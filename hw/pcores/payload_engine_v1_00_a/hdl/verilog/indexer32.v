==> flow/design.v <==
parameter PRE_HASH_T1 = 10'b1100001111;
parameter PRE_HASH_T2 = 10'b0100111110;
parameter no_type1 = 512;
parameter no_type2 = 544;
parameter no_type3 = 919;
parameter no_type4 = 1005;
parameter no_type5 = 1336;
parameter no_type6 = 1411;
parameter no_type7 = 1411;
parameter stno1 = 2;
parameter stno2 = 21;
parameter stno3 = 45;
parameter stno4 = 87;
parameter stno5 = 60;
parameter stno6 = 74;
parameter stno7 = 48;
parameter stno8 = 58;
parameter stno9 = 53;
parameter stno10 = 51;
parameter stno11 = 47;
parameter stno12 = 41;
parameter stno13 = 37;
parameter stno14 = 35;
parameter stno15 = 26;
parameter stno16 = 44;
parameter sno1 = 2;
parameter sno2 = 23;
parameter sno3 = 68;
parameter sno4 = 155;
parameter sno5 = 215;
parameter sno6 = 289;
parameter sno7 = 337;
parameter sno8 = 395;
parameter sno9 = 448;
parameter sno10 = 499;
parameter sno11 = 546;
parameter sno12 = 587;
parameter sno13 = 624;
parameter sno14 = 659;
parameter sno15 = 685;
parameter sno16 = 729;
parameter sno1_nocase = 730;
parameter sno2_nocase = 744;
parameter sno3_nocase = 788;
parameter sno4_nocase = 844;
parameter sno5_nocase = 913;
parameter sno6_nocase = 991;
parameter sno7_nocase = 1065;
parameter sno8_nocase = 1126;
parameter sno9_nocase = 1178;
parameter sno10_nocase = 1227;
parameter sno11_nocase = 1270;
parameter sno12_nocase = 1306;
parameter sno13_nocase = 1341;
parameter sno14_nocase = 1365;
parameter sno15_nocase = 1389;
parameter sno16_nocase = 1411;
parameter no_rule1 = 512;
parameter no_rule2 = 32;
parameter no_rule3 = 128;
parameter no_rule4 = 32;
parameter no_rule5 = 128;
parameter no_rule6 = 32;
parameter no_rule7 = 0;
parameter ac_rule1 = 512;
parameter ac_rule2 = 544;
parameter ac_rule3 = 672;
parameter ac_rule4 = 704;
parameter ac_rule5 = 832;
parameter ac_rule6 = 864;
parameter ac_rule7 = 864;
parameter rule_type123 = 0;
`timescale 1ns / 1ps
module indexer32(
	input clk,
	input rst,
	input pse,
	input ld,
	input [31:0] din,
	output dvld,
	output reg [4:0] dout
    );
reg [31:0] match_reg;
wire [31:0] next_match;
reg [31:0] match_mask;
assign next_match = (rst == 1'b1) ? 32'h00000000 : (ld == 1'b1) ? din : (pse == 1'b1) ? match_reg : match_reg & match_mask;
always @(posedge clk) begin
	if (rst)
		match_reg <= 32'h00000000;
	else 
		match_reg <= next_match;
end
assign dvld = (rst == 1'b1) ? 1'b0 : (| match_reg);
always @(match_reg) begin
	casez(match_reg)
	32'b????????_????????_????????_???????1: begin  
		match_mask = 32'b11111111_11111111_11111111_11111110;
		dout = 5'h00;
		end
	32'b????????_????????_????????_??????10: begin  
		match_mask = 32'b11111111_11111111_11111111_11111100;
		dout = 5'h01;
		end
	32'b????????_????????_????????_?????100: begin  
		match_mask = 32'b11111111_11111111_11111111_11111000;
		dout = 5'h02;
		end
	32'b????????_????????_????????_????1000: begin  
		match_mask = 32'b11111111_11111111_11111111_11110000;
		dout = 5'h03;
		end
	32'b????????_????????_????????_???10000: begin  
		match_mask = 32'b11111111_11111111_11111111_11100000;
		dout = 5'h04;
		end
	32'b????????_????????_????????_??100000: begin  
		match_mask = 32'b11111111_11111111_11111111_11000000;
		dout = 5'h05;
		end
	32'b????????_????????_????????_?1000000: begin  
		match_mask = 32'b11111111_11111111_11111111_10000000;
		dout = 5'h06;
		end
	32'b????????_????????_????????_10000000: begin  
		match_mask = 32'b11111111_11111111_11111111_00000000;
		dout = 5'h07;
		end
	32'b????????_????????_???????1_00000000: begin  
		match_mask = 32'b11111111_11111111_11111110_00000000;
		dout = 5'h08;
		end
	32'b????????_????????_??????10_00000000: begin  
		match_mask = 32'b11111111_11111111_11111100_00000000;
		dout = 5'h09;
		end
	32'b????????_????????_?????100_00000000: begin  
		match_mask = 32'b11111111_11111111_11111000_00000000;
		dout = 5'h0a;
		end
	32'b????????_????????_????1000_00000000: begin  
		match_mask = 32'b11111111_11111111_11110000_00000000;
		dout = 5'h0b;
		end
	32'b????????_????????_???10000_00000000: begin  
		match_mask = 32'b11111111_11111111_11100000_00000000;
		dout = 5'h0c;
		end
	32'b????????_????????_??100000_00000000: begin  
		match_mask = 32'b11111111_11111111_11000000_00000000;
		dout = 5'h0d;
		end
	32'b????????_????????_?1000000_00000000: begin  
		match_mask = 32'b11111111_11111111_10000000_00000000;
		dout = 5'h0e;
		end
	32'b????????_????????_10000000_00000000: begin  
		match_mask = 32'b11111111_11111111_00000000_00000000;
		dout = 5'h0f;
		end
	32'b????????_???????1_00000000_00000000: begin  
		match_mask = 32'b11111111_11111110_00000000_00000000;
		dout = 5'h10;
		end
	32'b????????_??????10_00000000_00000000: begin  
		match_mask = 32'b11111111_11111100_00000000_00000000;
		dout = 5'h11;
		end
	32'b????????_?????100_00000000_00000000: begin  
		match_mask = 32'b11111111_11111000_00000000_00000000;
		dout = 5'h12;
		end
	32'b????????_????1000_00000000_00000000: begin  
		match_mask = 32'b11111111_11110000_00000000_00000000;
		dout = 5'h13;
		end
	32'b????????_???10000_00000000_00000000: begin  
		match_mask = 32'b11111111_11100000_00000000_00000000;
		dout = 5'h14;
		end
	32'b????????_??100000_00000000_00000000: begin  
		match_mask = 32'b11111111_11000000_00000000_00000000;
		dout = 5'h15;
		end
	32'b????????_?1000000_00000000_00000000: begin  
		match_mask = 32'b11111111_10000000_00000000_00000000;
		dout = 5'h16;
		end
	32'b????????_10000000_00000000_00000000: begin  
		match_mask = 32'b11111111_00000000_00000000_00000000;
		dout = 5'h17;
		end
	32'b???????1_00000000_00000000_00000000: begin  
		match_mask = 32'b11111110_00000000_00000000_00000000;
		dout = 5'h18;
		end
	32'b??????10_00000000_00000000_00000000: begin  
		match_mask = 32'b11111100_00000000_00000000_00000000;
		dout = 5'h19;
		end
	32'b?????100_00000000_00000000_00000000: begin  
		match_mask = 32'b11111000_00000000_00000000_00000000;
		dout = 5'h1a;
		end
	32'b????1000_00000000_00000000_00000000: begin  
		match_mask = 32'b11110000_00000000_00000000_00000000;
		dout = 5'h1b;
		end
	32'b???10000_00000000_00000000_00000000: begin  
		match_mask = 32'b11100000_00000000_00000000_00000000;
		dout = 5'h1c;
		end
	32'b??100000_00000000_00000000_00000000: begin  
		match_mask = 32'b11000000_00000000_00000000_00000000;
		dout = 5'h1d;
		end
	32'b?1000000_00000000_00000000_00000000: begin  
		match_mask = 32'b10000000_00000000_00000000_00000000;
		dout = 5'h1e;
		end
	32'b10000000_00000000_00000000_00000000: begin  
		match_mask = 32'b00000000_00000000_00000000_00000000;
		dout = 5'h1f;
		end
	default: begin  
		match_mask = 32'b00000000_00000000_00000000_00000000;
		dout = 5'h00;
		end
	endcase
end
endmodule
# Tool chain data of indexer32
# What the tools print for indexer32, step after step.
# Line numbers count from 1 in the design file above.
# Operators: Yosys type, input widths -> output width; for muxes data width and select width s.
# Library cell names are shortened.
# The mark -- stands for no value.
# inputs
top_module	indexer32
clock_port	clk
library	sky130hd
corner	tt_025C_1v80

# Word-level counts
# Yosys after proc, flatten, opt, wreduce and memory -nomap, before mapping. Memory bits, and registers merged into a memory's read port (data or address), are not among the register bits. Print and check cells are not counted. Equal cells are merged and count once.
# op_classes
bitwise	1
n_eq	32
reduce_and_logical	1
muxes	5
# ops
operator	n
$pmux 32 s31	1
$pmux 5 s31	1
$mux 32	2
$eq 32x32->1 const B	1
$and 32x32->32	1
$reduce_or 32->1	1
$eq 31x31->1 const B	1
$eq 30x30->1 const B	1
$eq 29x29->1 const B	1
$eq 28x28->1 const B	1
$eq 27x27->1 const B	1
$eq 26x26->1 const B	1
$eq 25x25->1 const B	1
$eq 24x24->1 const B	1
$eq 23x23->1 const B	1
$eq 22x22->1 const B	1
$eq 21x21->1 const B	1
$eq 20x20->1 const B	1
$eq 19x19->1 const B	1
$eq 18x18->1 const B	1
$eq 17x17->1 const B	1
$eq 16x16->1 const B	1
$eq 15x15->1 const B	1
$eq 14x14->1 const B	1
$eq 13x13->1 const B	1
$eq 12x12->1 const B	1
$eq 11x11->1 const B	1
$eq 10x10->1 const B	1
# Not listed: further kinds 10, cells in them 10.
# word_totals
inputBits	36
out_inout_bits	6
wordCells	40
ff_bits	32

# Longest topological paths
# Depth = most cells in a row (Yosys ltp): at word level without a register or memory, in the mapped netlist without a sequential cell, where the memories' decode and read muxes count.
# depth
word_depth	5
ABC_AREA	0
depth_mapped	6
ltp_nobuf	5

# After synthesis
# Source: synth_stat.txt of the flow (Yosys; design flattened, memories mapped). It holds for the ABC_AREA given above (unset counts as 0); a run with the other value may have another netlist.
# mapped
cells	227
buffers	12
sequential_area_mm2	0.0006406
ffs	32
yosys_area_mm2	0.0017454
# by_type
cell	n	area_total_um2
dfxtp_1	32	640.614
a21oi_1	36	180.173
nand2_1	37	138.883
o211ai_1	12	90.086
nor2_1	18	67.565
o311ai_0	6	52.55
nand3_1	9	45.043
nor4_4	2	42.541
clkbuf_1	10	37.536
nor3_1	7	35.034
o21ai_0	7	35.034
o311ai_4	1	26.275
a31oi_1	4	25.024
nor4_1	4	25.024
nor4_2	2	25.024
or3_1	4	25.024
a211oi_1	3	22.522
inv_1	6	22.522
# Other cell types: 20; their cells: 27.

# Timing after synthesis
# OpenSTA on the mapped netlist: ideal clock, no wires. The path of least setup slack (recovery checks aside). Input and output delay are each 20% of the period. Register names are those of the netlist, which keeps one name where synthesis merged equal registers.
# synth_timing
path_type	register to output
from	register match_reg[0]
to	output port dout[3]
required_ns	2.440
path_stages	5
arrival_ns	1.493
clock_period_ns	3.05
n_path_buf	0
out_delay_ns	0.610
slack_ns	0.947
launch_ns	0.000
path_delay_ns	1.493
period_less_setup_slack_ns	2.103
# "path_delay_ns" = arrival - input delay + setup time.
# At an output port there is no setup time.
# "path_stages": output pins that drive a net of the path, with the launching flip-flop's if there is one; two outputs of one cell count as two.
# "period_less_setup_slack_ns" is the clock period less the worst setup slack; recovery checks do not enter. This is arithmetic on one report: input and output delays are still those of the set period (20% each).
# Between the ends stands the longest chain of elaborated cells between them, by number of cells; it is not shown to be the way that was timed. Of several equally long chains one is given.
# A line is the first line of the expression or statement that the cell stems from. Yosys adds cells for indexed reads and writes and turns some case tables into memories.
# synth_via
cell_sequence	dfxtp_1 > nor4_4 > nand4_4 > or2_2 > o22ai_1
elab_chain_cells	2
cone_cells	32
lines_between	1
cone_classes	eq/ne: 31; mux: 1
# synth_lines
item	line_no	text
start: declaration	83	reg [31:0] match_reg;
start: assignment	89	match_reg <= 32'h00000000;
start: assignment	91	match_reg <= next_match;
$eq 32x32->1	95	casez(match_reg)
$pmux 5 s31	95
end: declaration	81	output reg [4:0] dout

# Worst path after layout
# From the final timing report of entry B: the path of least setup slack in the routed layout; clock arrival at registers is part of the times.
# layout_timing
path_type	register to output
from	register match_reg[8]
to	output port dout[0]
clock_period_ns	3.4
launch_ns	0.27
required_ns	2.72
n_path_buf	1
out_delay_ns	0.68
path_stages	6
arrival_ns	2.52
slack_ns	0.20
# Between the ends stands the longest chain of elaborated cells between them, by number of cells; it is not shown to be the way that was timed. Of several equally long chains one is given.
# layout_via
cell_sequence	dfxtp_1 > or4_1 > o32ai_1 > a31oi_1 > nand4_1 > clkdlybuf4s50_1
elab_chain_cells	2
cone_cells	25
lines_between	1
cone_classes	eq/ne: 24; mux: 1
# layout_lines
item	line_no	text
start: declaration	83	reg [31:0] match_reg;
start: assignment	89	match_reg <= 32'h00000000;
start: assignment	91	match_reg <= next_match;
$eq 32x32->1	95	casez(match_reg)
$pmux 5 s31	95
end: declaration	81	output reg [4:0] dout

# Top module indexer32; platform sky130hd; tools Yosys and OpenROAD; 2 stored runs in no particular order. Input and output delays are each 20% of the period that was set; the output load is 0.01 pF.
# "worst_path_ns" is the time allowed to the run's worst setup path (the clock period less input and output delay, where it has them) less its slack. Clock arrival times count: a late capture clock shortens it, a late launch clock lengthens it.
# "power_total_uw" rests on the timing tool's default activity at the inputs, not on a simulated workload.
# A setting shown as -- is not set for that run.
# A result given as -- is not shown for that run.
setting or result,entry A,entry B
period_ns,2.4,3.4
CORE_UTILIZATION,46,26
SETUP_SLACK_MARGIN,0.48,-0.1
PLACE_DENSITY_LB_ADDON,0.27,0.17
CORE_ASPECT_RATIO,1.38,0.54
CORE_MARGIN,2,2
CELL_PAD_IN_SITES_DETAIL_PLACEMENT,1,--
ABC_AREA,1,--
MIN_ROUTING_LAYER,met1,--
CAP_MARGIN,20,20
SLEW_MARGIN,20,20
TNS_END_PERCENT,--,10
GPL_ROUTABILITY_DRIVEN,--,0
CTS_CLUSTER_DIAMETER,--,69
worst_setup_slack_ns,--,0.196
power_total_uw,--,1057
worst_hold_slack_ns,--,0.516
layout_utilization_pct,--,37.6
final_die_area_mm2,--,0.0074159
tns_setup_ns,--,0.000
worst_path_ns,--,2.52
critical_path_type,--,register to output
ys_area_mm2,--,0.0017454
# Entry A: no results, clock tree synthesis failed with DPL-0033
